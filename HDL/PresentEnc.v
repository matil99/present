==> flow/design.v <==
module PresentControl(
	input wire			inClk,
	input wire 			inKeyExtWr,
	input wire			inExtDataWr,
	output wire			outStateExtWr,
	output wire			outStateIntWr,
	output wire			outKeyExtWr,
	output wire			outKeyIntWr,
	output wire			outDataIntWr,
	output wire	[4:0]	outRoundCounter,
	output wire			outBusy
);
reg [5:0] regCounter = 5'd0;
always @(posedge(inClk))
begin
	if ((inExtDataWr == 1'b1) || (regCounter != 6'b0)) begin
		if ( regCounter != 6'd32 ) begin
			regCounter <= regCounter + 6'd1;
		end else begin
			regCounter <= 6'd0;
		end
	end
end
assign outStateExtWr = (regCounter == 6'd0) && (inExtDataWr == 1'b1) ? 1'b1 : 1'b0;
assign outStateIntWr = (regCounter != 6'd0) && (regCounter != 6'd32) ? 1'b1 : 1'b0;
assign outKeyExtWr = (regCounter == 6'd0) && (inKeyExtWr == 1'b1) ? 1'b1 : 1'b0;
assign outKeyIntWr = (regCounter != 6'd0) ? 1'b1 : 1'b0;
assign outDataIntWr = (regCounter == 6'd32) ? 1'b1 : 1'b0;
assign outRoundCounter = regCounter[4:0];
assign outBusy = (regCounter != 32'd0) ? 1'b1 : 1'b0;
endmodule 
module PresentDataOutReg(
	input wire 			inClk,
	input wire 			inDataWr,
	input wire [63:0] inData,
	input wire [63:0] inKey,
	output wire [63:0] outData	
);
reg [63:0] regOut = 63'b0;
always @(posedge(inClk))
begin
	if (inDataWr == 1'b1) begin
		regOut <= inData ^ inKey;
	end
end
assign outData = regOut;
endmodule 
module PresentEnc(
	input wire 				inClk,
	input wire				inKeyWr,
	input wire 	[79:0] 	inKeyData,
	input wire				inDataWr,
	input wire 	[63:0] 	inData,
	output wire [63:0]	outData,
	output wire 			outBusy
);
wire outControlStateExtWr;
wire outControlStateIntWr;
wire outControlKeyExtWr;
wire outControlKeyIntWr;
wire outControlOutDataWr;
wire [4:0] outControlRoundCounter;
PresentControl PresentControl(
	.inClk(inClk),
	.inKeyExtWr(inKeyWr),
	.inExtDataWr(inDataWr),
	.outStateExtWr(outControlStateExtWr),
	.outStateIntWr(outControlStateIntWr),
	.outKeyExtWr(outControlKeyExtWr),
	.outKeyIntWr(outControlKeyIntWr),
	.outDataIntWr(outControlOutDataWr),
	.outRoundCounter(outControlRoundCounter),
	.outBusy(outBusy)
);
wire [63:0] inStateRegIntData;
wire [63:0] outStateRegData;
wire [63:0] outStateRegExt;
PresentStateReg PresentStateReg(
	.inClk(inClk),
	.inExtWr(outControlStateExtWr),
	.inExtData(inData),
	.inIntWr(outControlStateIntWr),
	.inIntData(inStateRegIntData),
	.outDataInt(outStateRegData),
	.outDataExt(outStateRegExt)
);
wire [63:0] inNextStateFunKey;
PresentNextStateFun PresentNextStateFun(
	.inData(outStateRegData),
	.inKey(inNextStateFunKey),
	.outDataInt(inStateRegIntData)
);
wire [79:0] inKeyRegIntData;
wire [79:0] outKeyRegIntData;
wire [63:0] outKeyRegLastKey;
PresentKeyReg PresentKeyReg(
	.inClk(inClk),
	.inKeyExtWr(outControlKeyExtWr),
	.inKeyExtData(inKeyData),
	.inKeyIntWr(outControlKeyIntWr),
	.inKeyIntData(inKeyRegIntData),
	.outData(outKeyRegIntData),
	.outRoundKey(inNextStateFunKey),
	.outLastKey(outKeyRegLastKey)
);
PresentKeyFun PresentKeyFun(
	.inData(outKeyRegIntData),
	.inRoundCounter(outControlRoundCounter),
	.outData(inKeyRegIntData)
);
PresentDataOutReg PresentDataOutReg(
	.inClk(inClk),
	.inDataWr(outControlOutDataWr),
	.inData(outStateRegExt),
	.inKey(outKeyRegLastKey),
	.outData(outData)
);
endmodule 
module PresentKeyFun(
	input wire [79:0] inData,
	input wire [4:0]  inRoundCounter,
	output wire [79:0] outData
);
wire [79:0] outRotr64Wire;
wire [3:0] outSBoxWire;
wire [4:0] addCounterOutWire;
PresentRotr61Fun PresentRotr61FunInst(
	.inData(inData),
	.outData(outRotr64Wire)
);
PresentSBoxFun PresentSBoxFunInst(
	.inData(outRotr64Wire[79:76]),
	.outData(outSBoxWire)
);
assign addCounterOutWire = outRotr64Wire[19:15] ^ inRoundCounter;
assign outData = {outSBoxWire, outRotr64Wire[75:20], addCounterOutWire, outRotr64Wire[14:0]};
endmodule 
module PresentKeyReg(
	input wire 			inClk,
	input wire			inKeyExtWr,
	input wire [79:0] inKeyExtData,
	input wire			inKeyIntWr,
	input wire [79:0] inKeyIntData,
	output wire [79:0] outData,
	output wire [63:0] outRoundKey,
	output wire [63:0] outLastKey
);
reg [79:0] regKey = 80'b0;
always @(posedge(inClk))
begin
	if (inKeyExtWr == 1'b1) begin
		regKey <= inKeyExtData;
	end
	if (inKeyIntWr == 1'b1) begin
		regKey <= inKeyIntData;
	end
end
assign outData = regKey;
assign outRoundKey = regKey[79:16];
assign outLastKey = regKey[79:16];
endmodule 
module PresentNextStateFun(
	input wire [63:0] inData,
	input wire [63:0] inKey,
	output wire [63:0] outDataInt
);
wire [63:0] outAddKey;
wire [63:0] outSBoxLayer;
wire [63:0] outpLayer;
assign outAddKey = inData ^ inKey;
PresentSBoxLayer PresentSBoxLayerInst(
	.inData(outAddKey),
	.outData(outSBoxLayer)
);
PresentpLayer PresentpLayerInst(
	.inData(outSBoxLayer),
	.outData(outpLayer)
);
assign outDataInt = outpLayer;
endmodule 
module PresentRotr61Fun(
	input wire [79:0] inData,
	output wire [79:0] outData
);
assign outData = {inData[18:0], inData[79:19]};
endmodule 
module PresentSBoxFun (
	input wire [3:0] inData,
	output wire [3:0] outData
);
assign outData = (inData == 4'd0) ? 4'hc:
						(inData == 4'd1) ? 4'h5:
						(inData == 4'd2) ? 4'h6:
						(inData == 4'd3) ? 4'hb:
						(inData == 4'd4) ? 4'h9:
						(inData == 4'd5) ? 4'h0:
						(inData == 4'd6) ? 4'ha:
						(inData == 4'd7) ? 4'hd:
						(inData == 4'd8) ? 4'h3:
						(inData == 4'd9) ? 4'he:
						(inData == 4'd10) ? 4'hf:
						(inData == 4'd11) ? 4'h8:
						(inData == 4'd12) ? 4'h4:
						(inData == 4'd13) ? 4'h7:
						(inData == 4'd14) ? 4'h1: 4'h2;
endmodule 
module PresentSBoxLayer (
	input wire [63:0] inData,
	output wire [63:0] outData
);
wire [3:0] outPresentSBoxFun1;
wire [3:0] outPresentSBoxFun2;
wire [3:0] outPresentSBoxFun3;
wire [3:0] outPresentSBoxFun4;
wire [3:0] outPresentSBoxFun5;
wire [3:0] outPresentSBoxFun6;
wire [3:0] outPresentSBoxFun7;
wire [3:0] outPresentSBoxFun8;
wire [3:0] outPresentSBoxFun9;
wire [3:0] outPresentSBoxFun10;
wire [3:0] outPresentSBoxFun11;
wire [3:0] outPresentSBoxFun12;
wire [3:0] outPresentSBoxFun13;
wire [3:0] outPresentSBoxFun14;
wire [3:0] outPresentSBoxFun15;
wire [3:0] outPresentSBoxFun16;
PresentSBoxFun InstPresentSBoxFun1(
	.inData(inData[63:60]),
	.outData(outPresentSBoxFun1)
);
PresentSBoxFun InstPresentSBoxFun2(
	.inData(inData[59: 56]),
	.outData(outPresentSBoxFun2)
);
PresentSBoxFun InstPresentSBoxFun3(
	.inData(inData[55:52]),
	.outData(outPresentSBoxFun3)
);
PresentSBoxFun InstPresentSBoxFun4(
	.inData(inData[51:48]),
	.outData(outPresentSBoxFun4)
);
PresentSBoxFun InstPresentSBoxFun5(
	.inData(inData[47:44]),
	.outData(outPresentSBoxFun5)
);
PresentSBoxFun InstPresentSBoxFun6(
	.inData(inData[43:40]),
	.outData(outPresentSBoxFun6)
);
PresentSBoxFun InstPresentSBoxFun7(
	.inData(inData[39:36]),
	.outData(outPresentSBoxFun7)
);
PresentSBoxFun InstPresentSBoxFun8(
	.inData(inData[35:32]),
	.outData(outPresentSBoxFun8)
);
PresentSBoxFun InstPresentSBoxFun9(
	.inData(inData[31:28]),
	.outData(outPresentSBoxFun9)
);
PresentSBoxFun InstPresentSBoxFun10(
	.inData(inData[27:24]),
	.outData(outPresentSBoxFun10)
);
PresentSBoxFun InstPresentSBoxFun11(
	.inData(inData[23:20]),
	.outData(outPresentSBoxFun11)
);
PresentSBoxFun InstPresentSBoxFun12(
	.inData(inData[19:16]),
	.outData(outPresentSBoxFun12)
);
PresentSBoxFun InstPresentSBoxFun13(
	.inData(inData[15:12]),
	.outData(outPresentSBoxFun13)
);
PresentSBoxFun InstPresentSBoxFun14(
	.inData(inData[11:8]),
	.outData(outPresentSBoxFun14)
);
PresentSBoxFun InstPresentSBoxFun15(
	.inData(inData[7:4]),
	.outData(outPresentSBoxFun15)
);
PresentSBoxFun InstPresentSBoxFun16(
	.inData(inData[3:0]),
	.outData(outPresentSBoxFun16)
);
assign outData = {outPresentSBoxFun1, outPresentSBoxFun2, outPresentSBoxFun3, outPresentSBoxFun4, outPresentSBoxFun5, outPresentSBoxFun6, outPresentSBoxFun7, outPresentSBoxFun8, outPresentSBoxFun9, outPresentSBoxFun10, outPresentSBoxFun11, outPresentSBoxFun12, outPresentSBoxFun13, outPresentSBoxFun14, outPresentSBoxFun15, outPresentSBoxFun16};
endmodule
module PresentStateReg(
	input wire 			inClk,
	input wire 			inExtWr,
	input wire [63:0] inExtData,
	input wire			inIntWr,
	input wire [63:0] inIntData,
	output wire [63:0] outDataInt,
	output wire [63:0] outDataExt
);
reg [63:0] regData = 63'b0;
always @(posedge(inClk))
begin
	if (inExtWr == 1'b1) begin
		regData <= inExtData;
	end
	if (inIntWr == 1'b1) begin
		regData <= inIntData;
	end	
end
assign outDataInt = regData;
assign outDataExt = regData;
endmodule 
module PresentpLayer(
	input wire [63:0] inData,
	output wire [63:0] outData
);
assign outData[0] = inData[0];
assign outData[16] = inData[1];
assign outData[32] = inData[2];
assign outData[48] = inData[3];
assign outData[1] = inData[4];
assign outData[17] = inData[5];
assign outData[33] = inData[6];
assign outData[49] = inData[7];
assign outData[2] = inData[8];
assign outData[18] = inData[9];
assign outData[34] = inData[10];
assign outData[50] = inData[11];
assign outData[3] = inData[12];
assign outData[19] = inData[13];
assign outData[35] = inData[14];
assign outData[51] = inData[15];
assign outData[4] = inData[16];
assign outData[20] = inData[17];
assign outData[36] = inData[18];
assign outData[52] = inData[19];
assign outData[5] = inData[20];
assign outData[21] = inData[21];
assign outData[37] = inData[22];
assign outData[53] = inData[23];
assign outData[6] = inData[24];
assign outData[22] = inData[25];
assign outData[38] = inData[26];
assign outData[54] = inData[27];
assign outData[7] = inData[28];
assign outData[23] = inData[29];
assign outData[39] = inData[30];
assign outData[55] = inData[31];
assign outData[8] = inData[32];
assign outData[24] = inData[33];
assign outData[40] = inData[34];
assign outData[56] = inData[35];
assign outData[9] = inData[36];
assign outData[25] = inData[37];
assign outData[41] = inData[38];
assign outData[57] = inData[39];
assign outData[10] = inData[40];
assign outData[26] = inData[41];
assign outData[42] = inData[42];
assign outData[58] = inData[43];
assign outData[11] = inData[44];
assign outData[27] = inData[45];
assign outData[43] = inData[46];
assign outData[59] = inData[47];
assign outData[12] = inData[48];
assign outData[28] = inData[49];
assign outData[44] = inData[50];
assign outData[60] = inData[51];
assign outData[13] = inData[52];
assign outData[29] = inData[53];
assign outData[45] = inData[54];
assign outData[61] = inData[55];
assign outData[14] = inData[56];
assign outData[30] = inData[57];
assign outData[46] = inData[58];
assign outData[62] = inData[59];
assign outData[15] = inData[60];
assign outData[31] = inData[61];
assign outData[47] = inData[62];
assign outData[63] = inData[63];
endmodule 
* Reports on PresentEnc
The steps from the RTL of PresentEnc to its reports follow in flow order. Lines are those of the file above, counted from 1. A cell with -- has no value.
Design: top module PresentEnc, clock port inClk, cell library sky130hd, library corner tt_025C_1v80

* Word-level counts
Counts by Yosys on the flattened word-level netlist (proc, flatten, opt, wreduce; memories kept). Register bits leave out memories and registers merged into their read ports (data or address). Print and check cells are left out. Cells with the same type and inputs are merged into one.
Storage and ports: bits in registers 214, input port bits 147, output and inout bits 65, elaborated cells 536
Operators by class: add/sub/neg operators 1, eq/ne operators 240, mux-type cells 264, bitwise operators 2, reduce/logical cells 25
Operator list (count):
- two-way mux 4 bit | 236
- == test 4 bit with constant B | 119
- == test 4 x 3 -> 1 bit with constant B | 68
- two-way mux 80 bit | 2
- == test 4 x 2 -> 1 bit with constant B | 34
- two-way mux 64 bit | 2
- == test 4 x 1 -> 1 bit with constant B | 17
- logical NOT 4 bit | 17
- XOR 64 bit | 1
- two-way mux 2 bit | 17
- adder 6 x 1 -> 6 bit with constant B | 1
- == test 6 bit with constant B | 1
- != test 6 bit with constant B | 1
- logical NOT 6 bit | 1
- nonzero test 6 bit | 1
- two-way mux 3 bit | 2
- XOR 5 bit | 1
- two-way mux 1 bit | 5
- nonzero test 2 bit | 2
- logical AND 1 bit | 3
- logical OR 1 bit | 1

* Longest topological paths
Longest topological path by Yosys (ltp), each cell counted once; first at word level (registers and memories cut), then after technology mapping (sequential cells cut; the memories' decode and read muxes count).
Logic depth: depth in word-level cells 18, ABC_AREA 0, gate-level depth with buffers 10, gate-level depth less buffers 7

* Mapped cells and area
Yosys stat after the flow's synthesis: flattened, memories mapped to cells. It holds for the ABC_AREA given above (unset counts as 0); a run with the other value may have another netlist. Totals and module areas in this step are rounded.
Cells by type:
- sky130_fd_sc_hd__edfxtp_1 | count 214, area in all 6.43E+03 µm²
- sky130_fd_sc_hd__xnor2_1 | count 91, area in all 797.014 µm²
- sky130_fd_sc_hd__mux2_2 | count 65, area in all 731.952 µm²
- sky130_fd_sc_hd__nand2_1 | count 130, area in all 487.968 µm²
- sky130_fd_sc_hd__o21ai_0 | count 48, area in all 240.23 µm²
- sky130_fd_sc_hd__nand3_1 | count 40, area in all 200.192 µm²
- sky130_fd_sc_hd__inv_1 | count 50, area in all 187.68 µm²
- sky130_fd_sc_hd__nor2_1 | count 38, area in all 142.637 µm²
- sky130_fd_sc_hd__o211ai_1 | count 19, area in all 142.637 µm²
- sky130_fd_sc_hd__xor2_1 | count 15, area in all 131.376 µm²
- sky130_fd_sc_hd__a21oi_1 | count 26, area in all 130.125 µm²
- sky130_fd_sc_hd__o221ai_1 | count 9, area in all 78.826 µm²
- sky130_fd_sc_hd__o31ai_1 | count 10, area in all 75.072 µm²
- sky130_fd_sc_hd__nor3_1 | count 13, area in all 65.062 µm²
- sky130_fd_sc_hd__buf_4 | count 8, area in all 60.058 µm²
- sky130_fd_sc_hd__a31oi_1 | count 9, area in all 56.304 µm²
- sky130_fd_sc_hd__nand4_1 | count 8, area in all 50.048 µm²
- sky130_fd_sc_hd__buf_2 | count 9, area in all 45.043 µm²
Other cell types: 31; their cells: 73.
Mapped netlist: cell count 875, chip area (Yosys) 11000 µm², sequential area 6400 µm², flip-flops 214, buffer cells 28
By module: a second synthesis without flattening, with its own total; a netlist apart from the flattened one above.
Second synthesis, totals: cell total of the unflattened synthesis 1251, area (unflattened synthesis) 15000 µm²
Each row is one instance without its submodules.
Modules:
- PresentKeyReg | instances 1, cells 298, area 4700 µm², sequential area 2400 µm²
- PresentStateReg | instances 1, cells 200, area 3400 µm², sequential area 1900 µm²
- PresentSBoxFun | instances 17, cells 22, area 160 µm², sequential area 0.0 µm²
- PresentDataOutReg | instances 1, cells 128, area 2500 µm², sequential area 1900 µm²
- PresentRotr61Fun | instances 1, cells 80, area 600 µm², sequential area 0.0 µm²
- PresentNextStateFun | instances 1, cells 64, area 560 µm², sequential area 0.0 µm²
- PresentpLayer | instances 1, cells 64, area 480 µm², sequential area 0.0 µm²
- PresentControl | instances 1, cells 38, area 390 µm², sequential area 180 µm²
- PresentKeyFun | instances 1, cells 5, area 44 µm², sequential area 0.0 µm²
- PresentEnc | instances 1, cells 0, area 0.0 µm², sequential area 0.0 µm²
- PresentSBoxLayer | instances 1, cells 0, area 0.0 µm², sequential area 0.0 µm²

* Path before layout
OpenSTA on the mapped netlist: ideal clock, no wires. The path of least setup slack (recovery checks aside). Input and output delay are each 20% of the period. Register names are those of the netlist, which keeps one name where synthesis merged equal registers.
Timing path post-synthesis: path kind input port to flip-flop, start point input inDataWr, end point register PresentStateReg.regData[0], clock period 11.5 ns, external input delay 2.300 ns, setup time 0.574 ns, time at the first pin 2.300 ns, arrival time 6.838 ns, data required time 10.926 ns, setup slack 4.088 ns, delay of the path 5.112 ns, driving pins on the path 2, buffers on the path 0, synthesis period reached 7.412 ns
"delay of the path" is the arrival time less input delay plus setup time. "driving pins on the path": output pins that drive a net of the path, with the launching flip-flop's if there is one; two outputs of one cell count as two. "synthesis period reached" is the clock period less the worst setup slack; recovery checks do not enter. This is arithmetic on one report: input and output delays are still those of the set period (20% each). The rows between start and end are the longest chain of elaborated cells between them; the timing report does not say that the signal goes this way. Where chains are equally long, one stands for them. Each line given opens the expression or statement behind the cell; cells for indexed reads and writes are added by Yosys, which also makes memories of some case tables. The path ends at the enable pin of a flip-flop; only ways to that pin are counted.
On the way, post-synthesis: cell sequence sky130_fd_sc_hd__inv_1 -> sky130_fd_sc_hd__o21ai_0, cells in the longest elaborated chain 3, elaborated cells between the ends (all ways) 3, source lines of those cells 1, classes of those cells mux (1); reduce/logical (2)
RTL lines, path post-synthesis:
- start: declaration | line 52 | input wire inDataWr,
- logical AND 1 bit | line 24 | assign outStateExtWr = (regCounter == 6'd0) && (inExtDataWr == 1'b1) ? 1'b1 : 1'b0;
- two-way mux 1 bit | line 24
- nonzero test 2 bit
- end: assignment | line 306 | regData <= inExtData;
- end: assignment | line 309 | regData <= inIntData;
- end: declaration | line 302 | reg [63:0] regData = 63'b0;

* Timing after layout
From the final timing report of stored run 2: the path of least setup slack in the routed layout; clock arrival at registers is part of the times.
Timing path after layout: path kind flip-flop to output port, start point register PresentControl.regCounter[0], end point output outBusy, clock period 10.8 ns, external output delay 2.16 ns, time at the first pin 0.52 ns, arrival time 2.94 ns, data required time 8.64 ns, setup slack 5.70 ns, driving pins on the path 10, buffers on the path 4
The rows between start and end are the longest chain of elaborated cells between them; the timing report does not say that the signal goes this way. Where chains are equally long, one stands for them.
On the way, after layout: cell sequence sky130_fd_sc_hd__edfxtp_1 -> sky130_fd_sc_hd__inv_1 -> sky130_fd_sc_hd__ha_1 -> sky130_fd_sc_hd__or4b_1 -> sky130_fd_sc_hd__buf_2 -> sky130_fd_sc_hd__nor2_8 -> sky130_fd_sc_hd__buf_6 -> sky130_fd_sc_hd__inv_2 -> sky130_fd_sc_hd__buf_6 -> sky130_fd_sc_hd__clkdlybuf4s50_1, cells in the longest elaborated chain 2, elaborated cells between the ends (all ways) 2, classes of those cells mux (1); reduce/logical (1)
RTL lines, path after layout:
- start: declaration | line 13 | reg [5:0] regCounter = 5'd0;
- start: assignment | line 18 | regCounter <= regCounter + 6'd1;
- start: assignment | line 20 | regCounter <= 6'd0;
- nonzero test 6 bit | line 30 | assign outBusy = (regCounter != 32'd0) ? 1'b1 : 1'b0;
- two-way mux 1 bit | line 30
- end: declaration | line 55 | output wire outBusy

Subject: flow runs of PresentEnc

Hi,

Flow measurements of PresentEnc on sky130hd: 2 stored runs with different settings, listed in no order. Input and output delays are each 20% of the period that was set; the output load is 0.01 pF.
By "period achieved" is meant the clock period of the run minus its worst setup slack. This is arithmetic on one report: input and output delays are still those of the set period (20% each).
"total power after layout": no workload was simulated; the value follows from the tool's default switching activity.
The measured numbers are rounded.

[stored run 1] flow files
==> flow/run.sh <==
#!/bin/bash
# the make line also repeats the synthesis and layout settings of config.mk as NAME=value (left out here)
make -C /OpenROAD-flow-scripts/flow DESIGN_CONFIG=/design/flow/config.mk WORK_HOME=/design/flow/orfs CLKGATE_MAP_FILE= finish
==> flow/config.mk <==
export PLATFORM = sky130hd
export DESIGN_NAME = PresentEnc
export DESIGN_NICKNAME = PresentEnc
export VERILOG_FILES = /design/flow/design.v
export SDC_FILE = /design/flow/constraint.sdc
export NUM_CORES = 4
export LEC_CHECK = 0
export CAP_MARGIN = 20
export CELL_PAD_IN_SITES_GLOBAL_PLACEMENT = 2
export CORE_MARGIN = 2
export CORE_UTILIZATION = 58
export PLACE_DENSITY_LB_ADDON = 0.05
export SLEW_MARGIN = 30
export TNS_END_PERCENT = 85
==> flow/constraint.sdc <==
create_clock -name core_clock -period 4.59 [get_ports {inClk}]
set_input_delay 0.9180 -clock core_clock [delete_from_list [all_inputs] [get_ports {inClk}]]
set_output_delay 0.9180 -clock core_clock [all_outputs]
set_load 0.01 [all_outputs]

[stored run 1] result: no final report: placement broke off with FLW-0024

[stored run 2] flow files
==> flow/run.sh <==
#!/bin/bash
# the make line also repeats the synthesis and layout settings of config.mk as NAME=value (left out here)
make -C /OpenROAD-flow-scripts/flow DESIGN_CONFIG=/design/flow/config.mk WORK_HOME=/design/flow/orfs CLKGATE_MAP_FILE= finish
==> flow/config.mk <==
export PLATFORM = sky130hd
export DESIGN_NAME = PresentEnc
export DESIGN_NICKNAME = PresentEnc
export VERILOG_FILES = /design/flow/design.v
export SDC_FILE = /design/flow/constraint.sdc
export NUM_CORES = 4
export LEC_CHECK = 0
export CAP_MARGIN = 20
export CELL_PAD_IN_SITES_GLOBAL_PLACEMENT = 0
export CORE_ASPECT_RATIO = 1.87
export CORE_MARGIN = 6
export CORE_UTILIZATION = 23
export GPL_TIMING_DRIVEN = 0
export MAX_ROUTING_LAYER = met5
export PLACE_DENSITY_LB_ADDON = 0.03
export SLEW_MARGIN = 20
==> flow/constraint.sdc <==
create_clock -name core_clock -period 10.8 [get_ports {inClk}]
set_input_delay 2.1600 -clock core_clock [delete_from_list [all_inputs] [get_ports {inClk}]]
set_output_delay 2.1600 -clock core_clock [all_outputs]
set_load 0.01 [all_outputs]

[stored run 2] result: period achieved 5.100 ns; final design utilization 31 %; full die area 52000 µm²; setup slack of the worst path 5.7 ns; final setup TNS 0.000 ns; cell area after synthesis 11000 µm²; standard-cell area after layout 14000 µm²; worst-case hold slack 0.51 ns; total power after layout 5.4 mW

Regards
